==> flow/design.v <==
module SyncCounter(
  input           i_Clk,
  output reg[9:0] o_HPos = 1,
  output reg[9:0] o_VPos = 1
);
  always @(posedge i_Clk) begin
    if (o_HPos == 640 + 16 + 1   + 96 - 1   + 48) begin
      o_HPos <= 1;
      if (o_VPos == 480 + 10 + 1   + 2 - 1   + 33) begin
        o_VPos <= 1;
      end else begin
        o_VPos <= o_VPos + 1;
      end
    end else begin
      o_HPos <= o_HPos + 1;
    end
  end
endmodule
module SyncPulseGenerator(
  input [9:0] i_HPos,
  input [9:0] i_VPos,
  output      o_HSync,
  output      o_VSync);
  assign o_HSync = (i_HPos < 640 + 16 + 1) || (i_HPos > 640 + 16 + 1   + 96 - 1);
  assign o_VSync = (i_VPos < 480 + 10 + 1) || (i_VPos > 480 + 10 + 1   + 2 - 1);
endmodule
module Vga(
  input        i_Clk,
  input        i_Video,  
  output       o_HSync,
  output       o_VSync,
  output [2:0] o_Red,
  output [2:0] o_Green,
  output [2:0] o_Blue,
  output [9:0] o_HPos,
  output [9:0] o_VPos,
  output       o_HBlank,
  output       o_HReset,
  output       o_VReset);
  SyncCounter sc0(
    .i_Clk(i_Clk),
    .o_HPos(o_HPos),
    .o_VPos(o_VPos)
  );
  SyncPulseGenerator spg0(
    .i_HPos(o_HPos),
    .i_VPos(o_VPos),
    .o_HSync(o_HSync),
    .o_VSync(o_VSync)
  );
  assign o_Red   = (o_HPos <= 640 && o_VPos <= 480 && i_Video) ? -1 : 0;
  assign o_Green = (o_HPos <= 640 && o_VPos <= 480 && i_Video) ? -1 : 0;
  assign o_Blue  = (o_HPos <= 640 && o_VPos <= 480 && i_Video) ? -1 : 0;
  assign o_HBlank = o_HPos > 640;
  assign o_HReset = o_HPos == 1;
  assign o_VReset = o_VPos == 1 && o_HPos == 1;
endmodule
module Ball(
  input        i_Clk,
  input [9:0]  i_HSync_Pos,
  input [9:0]  i_VSync_Pos,
  input        i_Hit,
  output       o_Video);
  parameter p_STARTX = (640 - 10) / 2;
  parameter p_STARTY = (480 - 10) / 2;
  reg [9:0] xpos = p_STARTX;
  reg [9:0] ypos = p_STARTY;
  reg       xdir = 0;
  reg       ydir = 0;
  always @(posedge i_Clk) begin
    if (i_VSync_Pos == 480 + 10 + 1   + 2 - 1 && i_HSync_Pos == 640 + 16 + 1   + 96 - 1   + 48) begin
      xpos <= xpos + (xdir ? 1 : -1);
    end
  end
  always @(posedge i_Clk) begin
    if (i_VSync_Pos == 480 + 10 + 1 && i_HSync_Pos == 1 && i_Hit) begin
      xdir <= 1 - xdir;
    end
  end
  always @(posedge i_Clk) begin
    if (i_VSync_Pos == 480 + 10 + 1 && i_HSync_Pos == 1) begin
      ypos <= ypos + (ydir ? 1 : -1);
    end
  end
  always @(posedge i_Clk) begin
    if (i_VSync_Pos == 480 + 10 + 1   + 2 - 1 && i_HSync_Pos == 640 + 16 + 1   + 96 - 1   + 48) begin
      if (ypos == 1 || ypos == 480 - 10 + 1) begin
        ydir <= 1 - ydir;
      end
    end
  end
  assign o_Video = i_HSync_Pos >= xpos && i_HSync_Pos < xpos + 10
                && i_VSync_Pos >= ypos && i_VSync_Pos < ypos + 10;
endmodule
module Net(
  input [9:0] i_HSync_Pos,
  input [9:0] i_VSync_Pos,
  output      o_Video);
  assign o_Video = i_HSync_Pos > (640 - 4) / 2
                && i_HSync_Pos <= (640 + 4) / 2
                && ((i_VSync_Pos + 4) & 8);
endmodule
module HitDetector(
  input  i_Clk,
  input  i_Ball_Video,
  input  i_HBlank,
  input  i_HReset,
  input  i_VReset,
  output o_Hit);
  reg hit = 0;
  always @(posedge i_Clk) begin
    if (i_Ball_Video && (i_HReset || i_HBlank)) begin
      hit <= 1;
    end
    if (i_VReset) begin
      hit <= 0;
    end
  end
  assign o_Hit = hit;
endmodule
module Main(
  input  i_Clk,
  output o_VGA_HSync,
  output o_VGA_VSync,
  output o_VGA_Red_0,
  output o_VGA_Red_1,
  output o_VGA_Red_2,
  output o_VGA_Grn_0,
  output o_VGA_Grn_1,
  output o_VGA_Grn_2,
  output o_VGA_Blu_0,
  output o_VGA_Blu_1,
  output o_VGA_Blu_2);
  wire [9:0] w_HSync_Pos, w_VSync_Pos;
  wire       w_Video_Ball;
  wire       w_Video_Net;
  wire       w_HBlank;
  wire       w_HReset, w_VReset;
  wire       w_Hit;
  Vga vga(
    .i_Clk(i_Clk),
    .i_Video(w_Video_Ball | w_Video_Net),
    .o_HSync(o_VGA_HSync),
    .o_VSync(o_VGA_VSync),
    .o_HPos(w_HSync_Pos),
    .o_VPos(w_VSync_Pos),
    .o_HBlank(w_HBlank),
    .o_HReset(w_HReset),
    .o_VReset(w_VReset),
    .o_Red({ o_VGA_Red_0, o_VGA_Red_1, o_VGA_Red_2 }),
    .o_Green({ o_VGA_Grn_0, o_VGA_Grn_1, o_VGA_Grn_2 }),
    .o_Blue({ o_VGA_Blu_0, o_VGA_Blu_1, o_VGA_Blu_2 })
  );
  Ball ball(
    .i_Clk(i_Clk),
    .i_HSync_Pos(w_HSync_Pos),
    .i_VSync_Pos(w_VSync_Pos),
    .i_Hit(w_Hit),
    .o_Video(w_Video_Ball)
  );
  HitDetector hit(
    .i_Clk(i_Clk),
    .i_Ball_Video(w_Video_Ball),
    .i_HBlank(w_HBlank),
    .i_HReset(w_HReset),
    .i_VReset(w_VReset),
    .o_Hit(w_Hit)
  );
  Net net(
    .i_HSync_Pos(w_HSync_Pos),
    .i_VSync_Pos(w_VSync_Pos),
    .o_Video(w_Video_Net)
  );
endmodule
Reports on Main
The steps from the RTL of Main to its reports follow in flow order.
Lines are those of the file above, counted from 1.
Operators: Yosys type, input widths -> output width; for muxes data width and select width s.
Cell names lack the library's common part.
A cell with n/a has no value.
- top module: Main
- clock input: i_Clk
- cell library: sky130hd
- library corner: tt_025C_1v80

Word level
Counts by Yosys on the flattened word-level netlist (proc, flatten, opt, wreduce; memories kept). Register bits leave out memories and registers merged into their read ports (data or address); mux counts leave out enables and synchronous resets folded into registers. Print and check cells are left out. Cells with the same type and inputs are merged into one.
- noted register bits after elaboration: 43
- bits of input ports: 1
- output and inout bits at 11
- cells after elaboration: 58
- add/subtract/negate cells at 9
- order comparisons: 13
- eq/ne operators at 8
- muxes and demuxes: 3
- noted bitwise logic cells: 1
- noted reductions and logical operators: 17
- operator list (cell ; number):
    $logic_and 1x32->1 ; 1
    $lt 10x32->1 ; 1
    $eq 10x1->1 const B ; 3
    $eq 10x9->1 const B ; 3
    $add 10x4->11 const B ; 2
    $add 10x1->10 const B ; 2
    $add 10x10->10 ; 2
    $ge 10x10->1 ; 2
    $gt 10x10->1 const B ; 2
    $eq 10x10->1 const B ; 2
    $gt 10x9->1 const B ; 2
    $le 10x9->1 const B ; 2
    $mux 10 ; 2
    $logic_and 1x1->1 ; 11
    $lt 10x11->1 ; 1
    $le 10x10->1 const B ; 1
    $lt 10x10->1 const B ; 1
    $lt 10x9->1 const B ; 1
    $logic_or 1x1->1 ; 4
    $add 4x3->4 const B ; 1
    $mux 3 ; 1
    $sub 1x1->1 const A ; 2
    $reduce_and 2->1 ; 1
    $or 1x1->1 ; 1

Depth
Longest topological path by Yosys (ltp), each cell counted once; first at word level (registers and memories cut), then after technology mapping (sequential cells cut; the memories' decode and read muxes count).
- depth in word-level cells: 8
- noted ABC_AREA: 0
- noted mapped depth: 12
- depth with buffers taken out at 11

Synthesis result
The flow's flattened synthesis, as Yosys stat reports it; memories are mapped. The netlist is that of the ABC_AREA named above (0 if unset); the other value can give another one.
- cells in the netlist at 388
- noted mapped area: 3734.8 µm²
- flip-flops: 43
- noted buffers: 12
- cells by type (cell ; number):
    edfxtp_1 ; 32
    ha_1 ; 66
    xnor2_1 ; 35
    dfxtp_1 ; 11
    inv_1 ; 31
    xor2_1 ; 13
    a21oi_1 ; 22
    nor2_1 ; 24
    a21o_1 ; 10
    nor3_1 ; 13
    o21ai_0 ; 13
    buf_4 ; 8
    nand2_1 ; 16
    nand3_1 ; 10
    and3_1 ; 7
    nand2b_1 ; 7
    nand4_1 ; 7
    or3_1 ; 7
Other cell types: 32; their cells: 56.
The figures by module come from a second, unflattened synthesis with its own total; it is not the netlist above.
- noted cell total of the unflattened synthesis: 420
- noted area (unflattened synthesis): 3958.8 µm²
Each row is one instance without its submodules.
- by module (module ; times used ; cells ; area (µm²)):
    Ball ; 1 ; 280 ; 2643.8
    SyncCounter ; 1 ; 88 ; 953.4
    Vga ; 1 ; 24 ; 186.4
    SyncPulseGenerator ; 1 ; 13 ; 81.3
    Net ; 1 ; 10 ; 53.8
    HitDetector ; 1 ; 4 ; 33.8
    Main ; 1 ; 1 ; 6.3

Timing after synthesis
Path of least setup slack by OpenSTA after synthesis, without wires, with an ideal clock, recovery checks aside; 20% of the period is set as input and as output delay. Where synthesis merged equal registers, the netlist keeps one of their names.
- kind: flip-flop to output port
- start point: reg ball.xpos[1]
- end point: out o_VGA_Blu_1
- noted clock period: 4.83 ns
- output delay: 0.966 ns
- time at the first pin at 0.000 ns
- noted arrival: 2.973 ns
- data required time at 3.864 ns
- path slack: 0.891 ns
- delay of the path: 2.973 ns
- noted stages: 13
- noted path buffers: 1
- synthesis period reached: 3.939 ns
"delay of the path" = arrival - input delay + setup time.
At an output port there is no setup time.
"stages" counts driving pins, that of a launching flip-flop among them; a cell with two outputs on the path counts twice.
"synthesis period reached" = period - worst setup slack (recovery checks aside). The figure is calculated, with input and output delays left at 20% of the set period.
Between the ends stands the longest chain of elaborated cells between them, by number of cells; it is not shown to be the way that was timed. Of several equally long chains one is given.
Each line given opens the expression or statement behind the cell; cells for indexed reads and writes are added by Yosys, which also makes memories of some case tables.
- cell sequence: edfxtp_1 -> a21oi_1 -> nor3_1 -> xnor2_1 -> ha_1 -> a21oi_1 -> nor2b_1 -> a2111oi_0 -> a31oi_1 -> or4_1 -> a211oi_2 -> o21a_1 -> buf_4
- cells in the longest elaborated chain: 8
- noted elaborated cells between the ends (all ways): 9
- classes of those cells: add/sub (1); compare (2); mux (1); logic (1); reduce/logical (4)
- RTL lines, path after synthesis (element ; RTL line ; RTL):
    start: declaration ; 66 ; reg [9:0] xpos = p_STARTX;
    start: assignment ; 72 ; xpos <= xpos + (xdir ? 1 : -1);
    $add 10x4->11 ; 92 ; assign o_Video = i_HSync_Pos >= xpos && i_HSync_Pos < xpos + 10
    $lt 10x32->1 ; 92 ;
    $logic_and 1x1->1 (3 in a row) ; 92 ;
    $or 1x1->1 ; 142 ; .i_Video(w_Video_Ball | w_Video_Net),
    $logic_and 1x1->1 ; 53 ; assign o_Blue  = (o_HPos <= 640 && o_VPos <= 480 && i_Video) ? -1 : 0;
    $mux 3 ; 53 ;
    end: declaration ; 132 ; output o_VGA_Blu_1,
Some nets on the timed path still bear RTL names; the line given drives or declares the net.
- nets with RTL names, path after synthesis (net ; RTL line):
    o_VGA_Blu_0 ; 53

Worst path after layout
From the final timing report of run A: the path of least setup slack in the routed layout; clock arrival at registers is part of the times.
- kind: flip-flop to output port
- start point: reg ball.xpos[2]
- end point: out o_VGA_Red_1
- noted clock period: 4.56 ns
- output delay: 0.91 ns
- time at the first pin at 0.29 ns
- noted arrival: 3.74 ns
- data required time at 3.65 ns
- path slack: -0.10 ns
- noted stages: 12
- noted path buffers: 1
Between the ends stands the longest chain of elaborated cells between them, by number of cells; it is not shown to be the way that was timed. Of several equally long chains one is given.
- cell sequence: edfxtp_1 -> ha_1 -> o21ai_0 -> xnor2_1 -> ha_1 -> nor2b_1 -> a2111oi_1 -> a31oi_1 -> or4_1 -> a211oi_4 -> o21a_2 -> clkdlybuf4s50_1
- cells in the longest elaborated chain: 8
- noted elaborated cells between the ends (all ways): 9
- classes of those cells: add/sub (1); compare (2); mux (1); logic (1); reduce/logical (4)
- RTL lines, path after layout (element ; RTL line ; RTL):
    start: declaration ; 66 ; reg [9:0] xpos = p_STARTX;
    start: assignment ; 72 ; xpos <= xpos + (xdir ? 1 : -1);
    $add 10x4->11 ; 92 ; assign o_Video = i_HSync_Pos >= xpos && i_HSync_Pos < xpos + 10
    $lt 10x32->1 ; 92 ;
    $logic_and 1x1->1 (3 in a row) ; 92 ;
    $or 1x1->1 ; 142 ; .i_Video(w_Video_Ball | w_Video_Net),
    $logic_and 1x1->1 ; 51 ; assign o_Red   = (o_HPos <= 640 && o_VPos <= 480 && i_Video) ? -1 : 0;
    $mux 3 ; 51 ;
    end: declaration ; 126 ; output o_VGA_Red_1,

Hand-over note for Main

Measured data: module Main, platform sky130hd, 2 stored runs of the flow under differing settings, order arbitrary. Input and output delays are each 20% of the period that was set; the output load is 0.01 pF.
"clock period achieved" = clock period - worst setup slack. The figure is calculated, with input and output delays left at 20% of the set period.
By "critical path time" is meant the share of the clock period that the worst setup path is allowed (20% is reserved at inputs, 20% at outputs), minus its slack. Clock arrival times at its registers enter into it.
"total power of the final layout" rests on the timing tool's default activity at the inputs, not on a simulated workload.

Run A

==> flow/run.sh <==
#!/bin/bash
# the make line also repeats the synthesis and layout settings of config.mk as NAME=value (left out here)
make -C /OpenROAD-flow-scripts/flow DESIGN_CONFIG=/design/flow/config.mk WORK_HOME=/design/flow/orfs CLKGATE_MAP_FILE= finish
==> flow/config.mk <==
export PLATFORM = sky130hd
export DESIGN_NAME = Main
export DESIGN_NICKNAME = Main
export VERILOG_FILES = /design/flow/design.v
export SDC_FILE = /design/flow/constraint.sdc
export NUM_CORES = 4
export LEC_CHECK = 0
export CAP_MARGIN = 15
export CORE_MARGIN = 2
export CORE_UTILIZATION = 54
export CTS_CLUSTER_DIAMETER = 93
export GPL_ROUTABILITY_DRIVEN = 0
export PLACE_DENSITY = 0.48
export SETUP_SLACK_MARGIN = -0.44
export SLEW_MARGIN = 20
==> flow/constraint.sdc <==
create_clock -name core_clock -period 4.56 [get_ports {i_Clk}]
set_input_delay 0.9120 -clock core_clock [delete_from_list [all_inputs] [get_ports {i_Clk}]]
set_output_delay 0.9120 -clock core_clock [all_outputs]
set_load 0.01 [all_outputs]

Measured in run A:
- noted the lowest setup slack: -0.095 ns
- utilization after layout: 0.596
- noted the full die area: 7597.7 µm²
- standard-cell area after layout at 4028.9 µm²
- noted the post-route worst hold slack: 0.464 ns
- synthesized cell area at 3734.8 µm²
- noted the total power of the final layout: 646.6 uW
- total negative slack on setup checks: -0.804 ns
- critical path time at 3.74 ns
- worst setup path type: flip-flop to output port
- clock period achieved at 4.655 ns

Run B

==> flow/run.sh <==
#!/bin/bash
# the make line also repeats the synthesis and layout settings of config.mk as NAME=value (left out here)
make -C /OpenROAD-flow-scripts/flow DESIGN_CONFIG=/design/flow/config.mk WORK_HOME=/design/flow/orfs CLKGATE_MAP_FILE= finish
==> flow/config.mk <==
export PLATFORM = sky130hd
export DESIGN_NAME = Main
export DESIGN_NICKNAME = Main
export VERILOG_FILES = /design/flow/design.v
export SDC_FILE = /design/flow/constraint.sdc
export NUM_CORES = 4
export LEC_CHECK = 0
export ABC_AREA = 0
export CAP_MARGIN = 20
export CORE_MARGIN = 2
export CORE_UTILIZATION = 27
export CTS_CLUSTER_DIAMETER = 262
export GPL_ROUTABILITY_DRIVEN = 1
export GPL_TIMING_DRIVEN = 1
export PLACE_DENSITY_LB_ADDON = 0.12
export SETUP_SLACK_MARGIN = 0.33
export SLEW_MARGIN = 20
export TNS_END_PERCENT = 45
==> flow/constraint.sdc <==
create_clock -name core_clock -period 3.38 [get_ports {i_Clk}]
set_input_delay 0.6760 -clock core_clock [delete_from_list [all_inputs] [get_ports {i_Clk}]]
set_output_delay 0.6760 -clock core_clock [all_outputs]
set_load 0.01 [all_outputs]

Measured in run B:
- noted the lowest setup slack: -0.494 ns
- utilization after layout: 0.365
- noted the full die area: 14789.0 µm²
- standard-cell area after layout at 4889.7 µm²
- noted the post-route worst hold slack: 0.529 ns
- synthesized cell area at 3734.8 µm²
- noted the total power of the final layout: 1195 uW
- total negative slack on setup checks: -3.905 ns
- critical path time at 3.20 ns
- worst setup path type: flip-flop to output port
- clock period achieved at 3.874 ns

End of note.
